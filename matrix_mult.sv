==> flow/design.v <==
module matrix_mult(
    input  logic        clk,
    input  logic        reset_n,     
    input  logic        rx_dv,       
    input  logic [7:0]  rx_byte,
    output logic        tx_dv,       
    output logic [7:0]  tx_byte,
    input  logic        tx_done,     
    input  logic        tx_active,   
    output logic [2:0]  debug        
);
    typedef enum logic [2:0] {
        S_IDLE,
        S_RECV_A,
        S_RECV_B,
        S_COMPUTE,
        S_SEND
    } state_t;
    state_t state, next_state;
    logic [7:0] A [0:1][0:1];
    logic [7:0] B [0:1][0:1];
    logic [7:0] R [0:1][0:1];
    logic [1:0] recv_count;  
    logic [1:0] send_count;  
    logic prev_tx_done;
    logic tx_done_rising;
    logic tx_dv_reg;
    logic [15:0] tmp00, tmp01, tmp10, tmp11;
    always_comb begin
        next_state = state;
        case (state)
            S_IDLE: if (rx_dv) next_state = S_RECV_A;
            S_RECV_A: if (recv_count == 2'd3 && rx_dv) next_state = S_RECV_B;
            S_RECV_B: if (recv_count == 2'd3 && rx_dv) next_state = S_COMPUTE;
            S_COMPUTE: next_state = S_SEND;
            S_SEND: if (send_count == 2'd4 && !tx_active) next_state = S_IDLE;  
        endcase
    end
    always_ff @(posedge clk or negedge reset_n) begin
        if (!reset_n) begin
            state <= S_IDLE;
            recv_count <= 2'd0;
            send_count <= 2'd0;
            tx_dv_reg <= 1'b0;
            prev_tx_done <= 1'b0;
            tx_byte <= 8'd0;
            A[0][0] <= 8'd0; A[0][1] <= 8'd0; A[1][0] <= 8'd0; A[1][1] <= 8'd0;
            B[0][0] <= 8'd0; B[0][1] <= 8'd0; B[1][0] <= 8'd0; B[1][1] <= 8'd0;
            R[0][0] <= 8'd0; R[0][1] <= 8'd0; R[1][0] <= 8'd0; R[1][1] <= 8'd0;
            tmp00 <= 16'd0; tmp01 <= 16'd0; tmp10 <= 16'd0; tmp11 <= 16'd0;
            debug <= 3'd0;
        end else begin
            prev_tx_done <= tx_done;
            tx_done_rising <= (tx_done && !prev_tx_done);
            tx_dv_reg <= 1'b0;
            state <= next_state;
            case (state)
                S_IDLE: begin
                    recv_count <= 2'd0;
                    send_count <= 2'd0;
                    debug <= 3'd0;
                end
                S_RECV_A: begin
                    debug <= 3'd1;
                    if (rx_dv) begin
                        unique case (recv_count)
                            2'd0: A[0][0] <= rx_byte;
                            2'd1: A[0][1] <= rx_byte;
                            2'd2: A[1][0] <= rx_byte;
                            2'd3: A[1][1] <= rx_byte;
                        endcase
                        if (recv_count != 2'd3) recv_count <= recv_count + 1'b1;
                        else recv_count <= 2'd0;  
                    end
                end
                S_RECV_B: begin
                    debug <= 3'd2;
                    if (rx_dv) begin
                        unique case (recv_count)
                            2'd0: B[0][0] <= rx_byte;
                            2'd1: B[0][1] <= rx_byte;
                            2'd2: B[1][0] <= rx_byte;
                            2'd3: B[1][1] <= rx_byte;
                        endcase
                        if (recv_count != 2'd3) recv_count <= recv_count + 1'b1;
                        else recv_count <= 2'd0;
                    end
                end
                S_COMPUTE: begin
                    debug <= 3'd3;
                    tmp00 <= (A[0][0] * B[0][0]) + (A[0][1] * B[1][0]);
                    tmp01 <= (A[0][0] * B[0][1]) + (A[0][1] * B[1][1]);
                    tmp10 <= (A[1][0] * B[0][0]) + (A[1][1] * B[1][0]);
                    tmp11 <= (A[1][0] * B[0][1]) + (A[1][1] * B[1][1]);
                    R[0][0] <= tmp00[7:0];
                    R[0][1] <= tmp01[7:0];
                    R[1][0] <= tmp10[7:0];
                    R[1][1] <= tmp11[7:0];
                    send_count <= 2'd0;
                end
                S_SEND: begin
                    debug <= 3'd4;
                    if (send_count < 2'd4) begin
                        if (!tx_active && !tx_dv_reg) begin
                            unique case (send_count)
                                2'd0: tx_byte <= R[0][0];
                                2'd1: tx_byte <= R[0][1];
                                2'd2: tx_byte <= R[1][0];
                                2'd3: tx_byte <= R[1][1];
                            endcase
                            tx_dv_reg <= 1'b1;
                        end
                        if (tx_done_rising) begin
                            send_count <= send_count + 1'b1;
                        end
                    end
                end
                default: ;
            endcase
        end
    end
    assign tx_dv = tx_dv_reg;
endmodule
Step by step through the tools: matrix_mult
What the tools print for matrix_mult, step after step.
Lines are those of the file above, counted from 1.
Operators carry their Yosys type and port widths (W data, S select, Z words).
Cell names lack the library's common part.
{"block": "design", "top": "matrix_mult", "clk_port": "clk", "cell_library": "sky130hd", "lib_corner": "tt_025C_1v80"}

Word-level counts
Source: Yosys, flattened and elaborated. Widths are those after wreduce. Registers that Yosys merges into a memory's read port (data or address) are not register bits. Print and check cells do not count. Equal cells are merged and count once.
{"block": "bits", "ff_bits": 149, "in_bits": 13, "output_inout_bits": 12, "elab_cells": 100}
{"block": "classes", "n_addsub": 6, "mul": 8, "compare": 1, "equal": 18, "mux": 16, "reduce_and_logical": 27}
{"block": "op_table", "operator": "$mul A8 B8 Y8", "count": 8}
{"block": "op_table", "operator": "$add A8 B8 Y8", "count": 4}
{"block": "op_table", "operator": "$pmux W8 S4", "count": 1}
{"block": "op_table", "operator": "$reduce_and A3 Y1", "count": 10}
{"block": "op_table", "operator": "$pmux W3 S5", "count": 2}
{"block": "op_table", "operator": "$ne A2 B2 Y1 const B", "count": 7}
{"block": "op_table", "operator": "$mux W3", "count": 4}
{"block": "op_table", "operator": "$eq A2 B2 Y1 const B", "count": 4}
{"block": "op_table", "operator": "$pmux W2 S2", "count": 2}
{"block": "op_table", "operator": "$mux W2", "count": 4}
{"block": "op_table", "operator": "$eq A3 B2 Y1 const B", "count": 2}
{"block": "op_table", "operator": "$reduce_and A5 Y1", "count": 1}
{"block": "op_table", "operator": "$reduce_bool A5 Y1", "count": 1}
{"block": "op_table", "operator": "$logic_and A1 B1 Y1", "count": 4}
{"block": "op_table", "operator": "$add A2 B1 Y2 const B", "count": 2}
{"block": "op_table", "operator": "$eq A2 B1 Y1 const B", "count": 2}
{"block": "op_table", "operator": "$logic_not A2 Y1", "count": 2}
{"block": "op_table", "operator": "$reduce_or A2 Y1", "count": 2}
{"block": "op_table", "operator": "$logic_not A1 Y1", "count": 3}
{"block": "op_table", "operator": "$eq A3 B1 Y1 const B", "count": 1}
{"block": "op_table", "operator": "$eq A3 B3 Y1 const B", "count": 1}
{"block": "op_table", "operator": "$logic_not A3 Y1", "count": 1}
{"block": "op_table", "operator": "$reduce_bool A3 Y1", "count": 1}
{"block": "op_table", "operator": "$mux W1", "count": 3}
{"block": "op_table", "operator": "$lt A2 B1 Y1 const B", "count": 1}
{"block": "op_table", "operator": "$ne A2 B1 Y1 const B", "count": 1}
{"block": "op_table", "operator": "$reduce_and A2 Y1", "count": 1}
{"block": "op_table", "operator": "$reduce_bool A2 Y1", "count": 1}

Depth
Longest topological path by Yosys (ltp), each cell counted once; first at word level (registers and memories cut), then after technology mapping (sequential cells cut; the memories' decode and read muxes count).
{"block": "logic_depth", "word_depth": 5, "ABC_AREA": 0, "ltp_mapped": 4, "depth_no_buf": 4}

After synthesis
Source: synth_stat.txt of the flow (Yosys; design flattened, memories mapped). It holds for the ABC_AREA given above (unset counts as 0); a run with the other value may have another netlist.
{"block": "types", "cell": "dfrtp_1", "count": 9, "type_area_um2": 225.216}
{"block": "types", "cell": "buf_4", "count": 9, "type_area_um2": 67.565}
{"block": "types", "cell": "dfstp_2", "count": 1, "type_area_um2": 26.275}
{"block": "types", "cell": "nor4b_1", "count": 2, "type_area_um2": 17.517}
{"block": "types", "cell": "mux2_4", "count": 1, "type_area_um2": 15.014}
{"block": "types", "cell": "nand3_1", "count": 3, "type_area_um2": 15.014}
{"block": "types", "cell": "ha_1", "count": 1, "type_area_um2": 12.512}
{"block": "types", "cell": "nor3b_2", "count": 1, "type_area_um2": 12.512}
{"block": "types", "cell": "or3_1", "count": 2, "type_area_um2": 12.512}
{"block": "types", "cell": "inv_1", "count": 3, "type_area_um2": 11.261}
{"block": "types", "cell": "mux2i_1", "count": 1, "type_area_um2": 10.01}
{"block": "types", "cell": "o21ai_0", "count": 2, "type_area_um2": 10.01}
{"block": "types", "cell": "a21o_1", "count": 1, "type_area_um2": 7.507}
{"block": "types", "cell": "and3_2", "count": 1, "type_area_um2": 7.507}
{"block": "types", "cell": "nand2_1", "count": 2, "type_area_um2": 7.507}
{"block": "types", "cell": "nor2_1", "count": 2, "type_area_um2": 7.507}
{"block": "types", "cell": "nand2_2", "count": 1, "type_area_um2": 6.256}
{"block": "types", "cell": "o22ai_1", "count": 1, "type_area_um2": 6.256}
Not listed: further types 3, cells in them 3.
{"block": "synth_totals", "cells": 46, "area_um2": 491.7, "seqArea_um2": 251.5, "flip_flops": 10, "n_buf": 9}

Path before layout
OpenSTA on the mapped netlist: ideal clock, no wires. The path of least setup slack (recovery checks aside). Input and output delay are each 20% of the period. Register names are those of the netlist, which keeps one name where synthesis merged equal registers.
{"block": "synth_path", "path_type": "register to register", "from": "reg recv_count[0]", "to": "reg (no name shown)", "period_ns": 1.35, "setup_time_ns": 0.125, "t_first_pin_ns": 0.000, "arrival_time_ns": 0.990, "required_time_ns": 1.225, "setup_slack_ns": 0.235, "path_delay_ns": 1.115, "path_stages": 4, "n_path_buf": 0, "synth_period_reached_ns": 1.115}
"path_delay_ns" is the arrival time less input delay plus setup time.
"path_stages" counts driving pins, that of a launching flip-flop among them; a cell with two outputs on the path counts twice.
"synth_period_reached_ns" is the clock period less the worst setup slack; recovery checks do not enter. This is arithmetic on one report: input and output delays are still those of the set period (20% each).
A register here has more assigning lines than the two given.
{"block": "synth_between", "path_cell_list": "dfrtp_1 ha_1 nand2_2 mux2_4"}
{"block": "synth_lines", "item": "start, declared", "line_no": 23, "rtl": "logic [1:0] recv_count;"}
{"block": "synth_lines", "item": "start, assigned", "line_no": 72, "rtl": "if (recv_count != 2'd3) recv_count <= recv_count + 1'b1;"}
{"block": "synth_lines", "item": "start, assigned", "line_no": 85, "rtl": "if (recv_count != 2'd3) recv_count <= recv_count + 1'b1;"}
Chain of elaborated cells between the ends: none given.

Worst path after layout
From the final timing report of stored run 1: the path of least setup slack in the routed layout; clock arrival at registers is part of the times.
{"block": "layout_path", "path_type": "register to output", "from": "reg debug[2]", "to": "out debug[2]", "period_ns": 1.29, "out_delay_ns": 0.26, "t_first_pin_ns": 0.25, "arrival_time_ns": 0.94, "required_time_ns": 1.03, "setup_slack_ns": 0.09, "path_stages": 2, "n_path_buf": 1}
A register here has more assigning lines than the two given.
{"block": "layout_between", "path_cell_list": "dfrtp_1 dlygate4sd2_1", "elab_chain_cells": 0, "cone_cells": 0, "cone_lines": 0}
{"block": "layout_lines", "item": "start, declared", "line_no": 10, "rtl": "output logic [2:0]  debug"}
{"block": "layout_lines", "item": "start, assigned", "line_no": 51, "rtl": "debug <= 3'd0;"}
{"block": "layout_lines", "item": "start, assigned", "line_no": 61, "rtl": "debug <= 3'd0;"}
{"block": "layout_lines", "item": "end, declared", "line_no": 10}

Ticket comment

matrix_mult through Yosys and OpenROAD on sky130hd: 2 stored runs, unordered, with their settings and measured results. The constraints put input and output delay at 20% of the set period each and load the outputs with 0.01 pF.
"period_reached_ns" means the clock period less the worst setup slack. The figure is calculated, with input and output delays left at 20% of the set period.
By "power.total_mw" is meant OpenSTA's value without simulated activity: inputs other than the clock are taken to toggle once in ten clock periods, and the tool carries that through the logic.

{"run": "stored run 1", "settings": { "period_ns": 1.29, "CORE_UTILIZATION": 49, "CAP_MARGIN": 20, "CORE_MARGIN": 2, "SLEW_MARGIN": 20 }, "results": { "yosys_chip_area_um2": 491.7, "layout_stdcell_area_um2": 563.0, "final_die_area_um2": 1273.1, "period_reached_ns": 1.197, "power.total_mw": 1.166, "ws_setup_ns": 0.093, "tns_ns": 0.000 }}
{"run": "stored run 2", "settings": { "period_ns": 2.1, "CORE_UTILIZATION": 35, "PLACE_DENSITY_LB_ADDON": 0.13, "CORE_ASPECT_RATIO": 1.17, "CELL_PAD_IN_SITES_GLOBAL_PLACEMENT": 3, "CELL_PAD_IN_SITES_DETAIL_PLACEMENT": 2, "ABC_AREA": 0, "CTS_CLUSTER_SIZE": 33, "CTS_CLUSTER_DIAMETER": 374, "CAP_MARGIN": 10, "CORE_MARGIN": 2, "SLEW_MARGIN": 20 }, "results": { "yosys_chip_area_um2": 491.7, "layout_stdcell_area_um2": 570.5, "final_die_area_um2": 1721.7, "period_reached_ns": 1.563, "power.total_mw": 0.7779, "ws_setup_ns": 0.537, "tns_ns": 0.000 }}
